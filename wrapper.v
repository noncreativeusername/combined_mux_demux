==> flow/design.v <==
`timescale 1ns / 1ps
module counter(
    input clk,           
    output [2:0] B       
    );
reg [27:0] counter;
always @ (posedge clk)
begin
    counter <= counter + 1;
end
assign B = counter[27:25];
endmodule
`timescale 1ns / 1ps
module decoder3_8(
    input EN,
    input [2:0] S,
    output reg [7:0] Y
    );
always @ (S, EN)
begin
    Y <= 8'b00000000;
    case (S)
        3'b000: Y[0] <= EN;
        3'b001: Y[1] <= EN;
        3'b010: Y[2] <= EN;
        3'b011: Y[3] <= EN;
        3'b100: Y[4] <= EN;
        3'b101: Y[5] <= EN;
        3'b110: Y[6] <= EN;
        3'b111: Y[7] <= EN;
        default Y <= 0;
    endcase
end
endmodule
`timescale 1ns / 1ps
module mux_8_1(
    input [7:0] I,       
    input [2:0] S,       
    output Y             
    );
reg tmp;
always @ (S, I)
begin
    case (S)
    3'b000: tmp <= I[0];
    3'b001: tmp <= I[1];
    3'b010: tmp <= I[2];
    3'b011: tmp <= I[3];
    3'b100: tmp <= I[4];
    3'b101: tmp <= I[5];
    3'b110: tmp <= I[6];
    3'b111: tmp <= I[7];
    default: tmp <= 0;
    endcase
end 
assign Y = tmp;
endmodule
`timescale 1ns / 1ps
module wrapper(
    input [7:0] sw,          
    input clk,                   
    output [7:0] led,            
    output [1:0] RGB_led_A       
    );
wire sdata;              
wire [2:0] cdata;        
counter count (
    .clk(clk),
    .B(cdata)
    );
mux_8_1 input_mux (
    .I(sw),
    .S(cdata),
    .Y(sdata)
    );
 decoder3_8 output_demux (
    .EN(sdata),
    .S(cdata),
    .Y(led)
    );
assign RGB_led_A[0] = sdata;
endmodule
# Reports on wrapper
# The steps from the RTL of wrapper to its reports follow in flow order.
# Line numbers count from 1 in the design file above.
# A cell with n/a has no value.
# setup
design	wrapper
clock_port	clk
cell_library	sky130hd
corner	tt_025C_1v80

# Elaborated design
# Source: Yosys, flattened and elaborated, memories not mapped. Widths are those after wreduce; folded enables and synchronous resets count as part of the registers. Registers that Yosys merges into a memory's read port (data or address) are not register bits. Print and check cells do not count. Equal cells are merged and count once.
# bits
word_cells	19
reg_bits	28
input_bits	9
out_inout_bits	10
# op_classes
addsub	1
mux	9
reduce_logical	1
equal	7
# ops
operator	count
adder 28 x 1 -> 28 bit with constant B	1
== test 3 bit with constant B	4
parallel mux 1 bit (select 8 bit)	1
2-to-1 mux 1 bit	8
== test 3 x 2 -> 1 bit with constant B	2
== test 3 x 1 -> 1 bit with constant B	1
logical NOT 3 bit	1

# Longest topological paths
# Yosys ltp: most cells in a row. Word level: on the elaborated netlist, between registers, memories and ports. Mapped: between sequential cells and ports; inverters and the memories' decode and read muxes count.
# depth
depth_word	3
abc_area	1
mapped_depth	8
depth_no_buf	8

# Netlist
# Yosys stat after the flow's synthesis: flattened, memories mapped to cells. It holds for the ABC_AREA given above (unset counts as 0); a run with the other value may have another netlist.
# Totals and module areas in this step are rounded.
# mapped
sequential_area_um2	560
stdcells	225
n_buf	3
synth_area_um2	1500
ff_cells	28
# types
cell_type	count	area_total_um2
sky130_fd_sc_hd__dfxtp_1	28	560.538
sky130_fd_sc_hd__nand2_1	81	304.042
sky130_fd_sc_hd__nor2_1	39	146.39
sky130_fd_sc_hd__nand3_1	18	90.086
sky130_fd_sc_hd__inv_1	23	86.333
sky130_fd_sc_hd__xor2_1	9	78.826
sky130_fd_sc_hd__xnor2_1	6	52.55
sky130_fd_sc_hd__nor2_2	7	43.792
sky130_fd_sc_hd__nand4_1	4	25.024
sky130_fd_sc_hd__nand2_2	3	18.768
sky130_fd_sc_hd__buf_4	2	15.014
sky130_fd_sc_hd__ha_1	1	12.512
sky130_fd_sc_hd__nor3b_1	1	7.507
sky130_fd_sc_hd__buf_2	1	5.005
sky130_fd_sc_hd__nor3_1	1	5.005
sky130_fd_sc_hd__conb_1	1	3.754

# Path before layout
# Path of least setup slack by OpenSTA after synthesis, without wires, with an ideal clock, recovery checks aside; 20% of the period is set as input and as output delay. Where synthesis merged equal registers, the netlist keeps one of their names.
# synth_timing
path_type	register to output
start	register count.counter[26]
end	output port RGB_led_A[0]
t_required_ns	1.384
path_delay_ns	1.100
launch_ns	0.000
t_arrival_ns	1.100
n_path_buf	1
path_stages	7
slack_ns	0.284
period_ns	1.73
output_delay_ns	0.346
period_less_setup_slack_ns	1.446
# "path_delay_ns" is the arrival time less input delay plus setup time.
# At an output port there is no setup time.
# "path_stages" counts driving pins, that of a launching flip-flop among them; a cell with two outputs on the path counts twice.
# "period_less_setup_slack_ns" = period - worst setup slack (recovery checks aside). The figure is calculated, with input and output delays left at 20% of the set period.
# The rows between start and end are the longest chain of elaborated cells between them; the timing report does not say that the signal goes this way. Where chains are equally long, one stands for them.
# A line is the first line of the expression or statement that the cell stems from. Yosys adds cells for indexed reads and writes and turns some case tables into memories.
# synth_via
path_cell_list	sky130_fd_sc_hd__dfxtp_1 sky130_fd_sc_hd__inv_1 sky130_fd_sc_hd__nand2_1 sky130_fd_sc_hd__nor3b_1 sky130_fd_sc_hd__nor2_1 sky130_fd_sc_hd__nand3_1 sky130_fd_sc_hd__buf_4
elab_chain_len	2
cells_between	9
cone_classes	eq/ne (7); mux (1); reduce/logical (1)
# synth_lines
element	line	rtl
from (decl)	6	reg [27:0] counter;
from (assign)	9	counter <= counter + 1;
== test 3 bit	44	case (S)
parallel mux 1 bit (select 8 bit)	44
to (decl)	63	output [1:0] RGB_led_A
# Nets of the timed path that keep an RTL name, with a line that drives or declares them; the list need not be complete.
# synth_named_nets
signal	line	rtl
led[1]	22	case (S)
input_mux.Y	44

# Path in the finished layout
# From the final timing report of run 1: the path of least setup slack in the routed layout; clock arrival at registers is part of the times.
# layout_timing
path_type	input to output
start	input port sw[5]
end	output port led[5]
t_required_ns	1.64
output_delay_ns	0.41
slack_ns	0.06
t_arrival_ns	1.58
n_path_buf	2
input_delay_ns	0.41
path_stages	4
period_ns	2.05
launch_ns	0.41
# The rows between start and end are the longest chain of elaborated cells between them; the timing report does not say that the signal goes this way. Where chains are equally long, one stands for them.
# layout_via
path_cell_list	sky130_fd_sc_hd__clkdlybuf4s50_1 sky130_fd_sc_hd__nand4_1 sky130_fd_sc_hd__inv_1 sky130_fd_sc_hd__clkdlybuf4s50_1
elab_chain_len	2
cells_between	2
cone_lines	2
cone_classes	mux (2)
# layout_lines
element	line	rtl
from (decl)	60	input [7:0] sw,
parallel mux 1 bit (select 8 bit)	44	case (S)
2-to-1 mux 1 bit	22	case (S)
to (decl)	62	output [7:0] led,

# Measured results for wrapper: 2 stored runs of the Yosys and OpenROAD flow on sky130hd. The settings differ; the order carries no meaning. The constraints put input and output delay at 20% of the set period each and load the outputs with 0.01 pF.
# "achievedPeriod_ns" = clock period - worst setup slack. The figure is calculated, with input and output delays left at 20% of the set period.
# "critical_path_time_ns": the worst setup path's part of the clock period (all of it between registers, 20% less for each end at a port) less its slack. A launch clock that arrives late makes it longer, a capture clock that arrives late makes it shorter.
# "power.total_mw": no workload was simulated; the value follows from the tool's default switching activity.
# The measured numbers are rounded.
# Among the settings, - means not set for that run.
# A result given as - is not shown for that run.
run	period_ns	CORE_UTILIZATION	PLACE_DENSITY	CORE_MARGIN	CELL_PAD_IN_SITES_GLOBAL_PLACEMENT	ABC_AREA	GPL_ROUTABILITY_DRIVEN	CTS_CLUSTER_SIZE	MIN_ROUTING_LAYER	MAX_ROUTING_LAYER	CAP_MARGIN	SLEW_MARGIN	PLACE_DENSITY_LB_ADDON	CORE_ASPECT_RATIO	CELL_PAD_IN_SITES_DETAIL_PLACEMENT	TNS_END_PERCENT	CTS_CLUSTER_DIAMETER	synthArea_um2	design.die.area_um2	finalCellArea_um2	final_util_pct	worst_setup_slack_ns	tns_ns	hold_worst_slack_ns	power.total_mw	achievedPeriod_ns	critical_path_time_ns	worstPathKind
run 1	2.05	18	0.81	2	1	1	0	58	met1	met5	20	20	-	-	-	-	-	1500	8800	1800	23	0.062	0.000	0.49	0.91	1.988	1.17	input to output
run 2	1.88	57	-	2	-	0	0	80	-	-	20	20	0.14	1.3	2	20	153	-	-	-	-	-	-	-	-	-	-	-
# Run 2: not finished: placement ended with error DPL-0033
